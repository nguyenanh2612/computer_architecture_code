==> flow/design.v <==
module FSM_control (
    input logic i_clk, ni_rst,  
    input logic i_nickle, i_dime, i_quarter, 
    output logic [1:0] o_add_mux
);
    typedef enum bit [1:0] { Idle, Nickel, Dime, Quarter} state_e;
    state_e state, next; 
    always_ff @( posedge i_clk or negedge ni_rst ) begin
        if (~ni_rst)
            state <= Idle; 
        else 
            state <= next; 
    end
    always_comb begin  
        if (~i_nickle & ~i_dime & ~ i_quarter) begin
            next = Idle;
        end else begin
            next = state;
        end
        case (state)
        Idle: begin
            if(i_nickle)
                next = Nickel; 
            else if (i_dime)
                next = Dime; 
            else if ( i_quarter)
                next = Quarter; 
        end
        Nickel: begin
            if(i_nickle) 
                next = Nickel; 
            else if (i_dime)
                next = Dime; 
            else if ( i_quarter)
                next = Quarter; 
            else 
                next = Idle;
        end
        Dime: begin
            if(i_nickle)
                next = Nickel; 
            else if (i_dime)
                next = Dime; 
            else if ( i_quarter)
                next = Quarter; 
        end
        Quarter: begin
            if(i_nickle)
                next = Nickel; 
            else if (i_dime)
                next = Dime; 
            else if ( i_quarter)
                next = Quarter; 
        end
        endcase
    end
    always_comb begin
        case (state)
        Nickel: o_add_mux = 2'b00; 
        Dime: o_add_mux = 2'b01; 
        Quarter: o_add_mux = 2'b10;  
            default: o_add_mux = 2'b11; 
        endcase  
    end 
endmodule 
module vending_machine (
    input logic i_clk, 
    input logic i_nickle, i_dime, i_quarter, 
    output logic o_soda, 
    output logic [2:0] o_change
);
    logic [1:0] add_mux; 
    logic [5:0] operand1, total_amount_d, total_amount1_d; 
    FSM_control fsm (
        .i_clk,
		  .ni_rst (1'b1),
        .i_nickle, 
        .i_dime, 
        .i_quarter, 
        .o_add_mux  (add_mux) 
    ); 
    always_comb begin
        case (add_mux)
            2'b00: operand1 = 6'd5;      
            2'b01: operand1 = 6'd10;     
            2'b10: operand1 = 6'd25;     
            2'b11: operand1 = 6'd0;      
        endcase
    end
    always_ff @(posedge i_clk) begin
        if (o_soda) begin
            total_amount1_d <= 6'd0;   
        end else begin
            total_amount1_d <= total_amount_d;   
        end
    end
    assign total_amount_d = operand1 + total_amount1_d;
    always_comb begin
        if (total_amount_d >= 6'd20) begin
            o_soda = 1'b1;   
            case (total_amount_d - 6'd20)
                6'd5: o_change = 3'b001;    
                6'd10: o_change = 3'b010;   
                6'd15: o_change = 3'b011;   
                6'd20: o_change = 3'b100;   
                default: o_change = 3'b000;   
            endcase
        end else begin
            o_soda = 1'b0;   
            o_change = 3'b000;   
        end
    end
endmodule 
From RTL to reports: vending_machine:

The steps from the RTL of vending_machine to its reports follow in flow order.
Line numbers count from 1 in the design file above.
Operators carry their Yosys type and port widths (W data, S select, Z words).
A cell with -- has no value.

* design top: vending_machine
* clock port: i_clk
* standard-cell library: sky130hd
* library corner: tt_025C_1v80

After elaboration:

Source: Yosys, flattened and elaborated, memories not mapped. Widths are those after wreduce. Registers that Yosys merges into a memory's read port (data or address) are not register bits. Print and check cells do not count. Equal cells are merged and count once.

* bits of input ports: 4
* register bits after elaboration: 8
* output and inout port bits: 4

* reductions and logical operators: 3
* order comparisons: 1
* add/sub/neg operators: 2
* bitwise gates (word level): 5
* muxes and demuxes: 13
* equality and inequality tests: 11

Operators by type and width (count)
* $pmux W6 S4: 1
* $mux W2: 7
* $eq A6 B4 Y1 const B: 2
* $pmux W3 S4: 1
* $eq A2 B2 Y1 const B: 4
* $eq A6 B3 Y1 const B: 1
* $sub A6 B5 Y6 const B: 1
* $ge A6 B5 Y1 const B: 1
* $eq A6 B5 Y1 const B: 1
* $add A6 B6 Y6: 1
* $pmux W2 S3: 1
* $ne A5 B1 Y1 const B: 1
* $eq A2 B1 Y1 const B: 2
* $logic_not A2 Y1: 2
* $pmux W2 S2: 1
* $not A1 Y1: 3
* $reduce_or A3 Y1: 1
* $mux W3: 1
* $and A1 B1 Y1: 2
* $mux W1: 1

Longest topological paths:

Longest topological path by Yosys (ltp), each cell counted once; first at word level (registers and memories cut), then after technology mapping (sequential cells cut; the memories' decode and read muxes count).

* depth in word-level cells: 9
* ABC_AREA: 0
* depth in mapped cells: 8
* depth with buffers taken out: 7

Synthesis result:

The flow's flattened synthesis, as Yosys stat reports it; memories are mapped. The netlist is that of the ABC_AREA named above (0 if unset); the other value can give another one.

Cell types
* sky130_fd_sc_hd__dfxtp_1: count 6, area in all 120.115 µm²
* sky130_fd_sc_hd__ha_1: count 5, area in all 62.56 µm²
* sky130_fd_sc_hd__edfxtp_1: count 2, area in all 60.058 µm²
* sky130_fd_sc_hd__nor2_1: count 10, area in all 37.536 µm²
* sky130_fd_sc_hd__a21oi_1: count 7, area in all 35.034 µm²
* sky130_fd_sc_hd__xnor2_1: count 3, area in all 26.275 µm²
* sky130_fd_sc_hd__a21o_1: count 3, area in all 22.522 µm²
* sky130_fd_sc_hd__fa_1: count 1, area in all 20.019 µm²
* sky130_fd_sc_hd__nor3_2: count 2, area in all 20.019 µm²
* sky130_fd_sc_hd__nand4_1: count 3, area in all 18.768 µm²
* sky130_fd_sc_hd__nand4b_1: count 2, area in all 17.517 µm²
* sky130_fd_sc_hd__a211oi_1: count 2, area in all 15.014 µm²
* sky130_fd_sc_hd__a221oi_2: count 1, area in all 15.014 µm²
* sky130_fd_sc_hd__buf_2: count 3, area in all 15.014 µm²
* sky130_fd_sc_hd__nor3b_1: count 2, area in all 15.014 µm²
* sky130_fd_sc_hd__nor4b_2: count 1, area in all 15.014 µm²
* sky130_fd_sc_hd__nand2b_1: count 2, area in all 12.512 µm²
* sky130_fd_sc_hd__nor2b_1: count 2, area in all 12.512 µm²

Not listed: further types 24, cells in them 28.

* buffer cells: 6
* cells in the netlist: 85
* sequential area: 0.0001802 mm²
* flip-flops: 8
* synthesis area: 0.0007432 mm²

The figures by module come from a second, unflattened synthesis with its own total; it is not the netlist above.

* cell total of the unflattened synthesis: 93
* area (unflattened synthesis): 0.000797 mm²

Each row is one instance without its submodules.

Modules
* vending_machine: times used 1, area 0.0006882 mm², cells 86
* FSM_control: times used 1, area 0.0001089 mm², cells 7

Path before layout:

Path of least setup slack by OpenSTA after synthesis, without wires, with an ideal clock, recovery checks aside; 20% of the period is set as input and as output delay. Where synthesis merged equal registers, the netlist keeps one of their names.

* path kind: register -> output
* start: register fsm.state[0]
* end: output o_change[2]
* data arrival time: 2.247 ns
* stages on the path: 9
* buffers on the path: 1
* external output delay: 0.798 ns
* path delay: 2.247 ns
* period: 3.99 ns
* data required time: 3.192 ns
* path slack: 0.945 ns
* synthesis period reached: 3.045 ns

"path delay" = arrival - input delay + setup time.
A path that ends at an output port has no setup time.
"stages on the path": output pins that drive a net of the path, with the launching flip-flop's if there is one; two outputs of one cell count as two.
"synthesis period reached" = period - worst setup slack (recovery checks aside). The figure is calculated, with input and output delays left at 20% of the set period.
Between the ends stands the longest chain of elaborated cells between them, by number of cells; it is not shown to be the way that was timed. Of several equally long chains one is given.
A line is the first line of the expression or statement that the cell stems from. Yosys adds cells for indexed reads and writes and turns some case tables into memories.

* path through: sky130_fd_sc_hd__edfxtp_1 > sky130_fd_sc_hd__clkbuf_1 > sky130_fd_sc_hd__ha_1 > sky130_fd_sc_hd__fa_1 > sky130_fd_sc_hd__a21o_1 > sky130_fd_sc_hd__a211o_1 > sky130_fd_sc_hd__nor3b_2 > sky130_fd_sc_hd__nor3_2 > sky130_fd_sc_hd__nor4b_2
* length of the longest elaborated chain: 9
* elaborated cells on any way between the ends: 18
* classes of those cells: add/sub: 2; compare: 1; eq/ne: 10; mux: 4; reduce/logical: 1

RTL lines, path post-synthesis
* start: declaration: RTL line 7 `state_e state, next;`
* start: assignment: RTL line 10 `state <= Idle;`
* start: assignment: RTL line 12 `state <= next;`
* $eq A2 B2 Y1: RTL line 58 `case (state)`
* $pmux W2 S3: RTL line 58
* $eq A2 B2 Y1: RTL line 83 `case (add_mux)`
* $pmux W6 S4: RTL line 83
* $add A6 B6 Y6: RTL line 97 `assign total_amount_d = operand1 + total_amount1_d;`
* $sub A6 B5 Y6: RTL line 101 `case (total_amount_d - 6'd20)`
* $eq A6 B5 Y1: RTL line 101
* $pmux W3 S4: RTL line 101
* $mux W3: RTL line 99 `if (total_amount_d >= 6'd20) begin`
* end: declaration: RTL line 70 `output logic [2:0] o_change`

Worst path after layout:

From the final timing report of flow run 1: the path of least setup slack in the routed layout; clock arrival at registers is part of the times.

* path kind: register -> output
* start: register fsm.state[0]
* end: output o_soda
* external output delay: 0.70 ns
* stages on the path: 9
* buffers on the path: 1
* path slack: -0.06 ns
* data required time: 2.79 ns
* data arrival time: 2.85 ns
* period: 3.49 ns

Between the ends stands the longest chain of elaborated cells between them, by number of cells; it is not shown to be the way that was timed. Of several equally long chains one is given.

* path through: sky130_fd_sc_hd__edfxtp_1 > sky130_fd_sc_hd__nor2b_1 > sky130_fd_sc_hd__ha_1 > sky130_fd_sc_hd__a21o_1 > sky130_fd_sc_hd__a211oi_1 > sky130_fd_sc_hd__or2_2 > sky130_fd_sc_hd__a21oi_1 > sky130_fd_sc_hd__or2_2 > sky130_fd_sc_hd__clkdlybuf4s50_1
* length of the longest elaborated chain: 7
* elaborated cells on any way between the ends: 12
* classes of those cells: add/sub: 1; compare: 1; eq/ne: 6; mux: 3; reduce/logical: 1

RTL lines, path post-layout
* start: declaration: RTL line 7 `state_e state, next;`
* start: assignment: RTL line 10 `state <= Idle;`
* start: assignment: RTL line 12 `state <= next;`
* $eq A2 B2 Y1: RTL line 58 `case (state)`
* $pmux W2 S3: RTL line 58
* $eq A2 B2 Y1: RTL line 83 `case (add_mux)`
* $pmux W6 S4: RTL line 83
* $add A6 B6 Y6: RTL line 97 `assign total_amount_d = operand1 + total_amount1_d;`
* $ge A6 B5 Y1: RTL line 99 `if (total_amount_d >= 6'd20) begin`
* $mux W1: RTL line 99
* end: declaration: RTL line 69 `output logic o_soda,`

# Flow runs of vending_machine

Below are 2 stored runs of the flow (Yosys, OpenROAD; platform sky130hd) on vending_machine, each with its settings and what was measured, unordered. Constraints: input delay and output delay 20% of the set period each, output load 0.01 pF.
"clock period achieved": clock period set for the run, less the worst setup slack. It is reckoned from that one timing run; input and output delays stay at 20% of the period that was set.
"time used up by the worst setup path": the worst setup path's part of the clock period (all of it between registers, 20% less for each end at a port) less its slack. A launch clock that arrives late makes it longer, a capture clock that arrives late makes it shorter.
"total power of the final layout" is the tool's figure for a default switching activity; nothing was simulated.

### Flow run 1

Settings: `period_ns=3.49`, `CORE_UTILIZATION=57`, `PLACE_DENSITY_LB_ADDON=0.27`, `CORE_MARGIN=10`, `TNS_END_PERCENT=10`, `ABC_AREA=0`, `GPL_ROUTABILITY_DRIVEN=0`, `CTS_CLUSTER_DIAMETER=265`, `MIN_ROUTING_LAYER=met1`, `MAX_ROUTING_LAYER=met5`, `CAP_MARGIN=20`, `SLEW_MARGIN=20`

- Mapped cell area after synthesis: 0.0007432 mm²
- Full die area: 0.0031483 mm²
- Clock period achieved: 3.547 ns
- Total power of the final layout: 0.5291 mW
- Time used up by the worst setup path: 2.85 ns
- Kind of the worst setup path: register -> output
- Post-layout utilization: 74.8%
- Lowest hold slack: 0.791 ns
- Worst setup slack after layout: -0.057 ns
- Standard-cell area of the final layout: 0.0008758 mm²

### Flow run 2

Settings: `period_ns=5.38`, `CORE_UTILIZATION=18`, `SETUP_SLACK_MARGIN=1.35`, `PLACE_DENSITY_LB_ADDON=0.11`, `HOLD_SLACK_MARGIN=-0.03`, `CORE_ASPECT_RATIO=1.49`, `CORE_MARGIN=3`, `ABC_AREA=1`, `CTS_CLUSTER_DIAMETER=371`, `MAX_ROUTING_LAYER=met5`, `CAP_MARGIN=20`, `SLEW_MARGIN=20`

- Mapped cell area after synthesis: 0.0006531 mm²
- Full die area: 0.0044013 mm²
- Clock period achieved: 3.679 ns
- Total power of the final layout: 0.4441 mW
- Time used up by the worst setup path: 2.60 ns
- Kind of the worst setup path: register -> output
- Post-layout utilization: 23.6%
- Lowest hold slack: 0.653 ns
- Worst setup slack after layout: 1.701 ns
- Standard-cell area of the final layout: 0.0008133 mm²
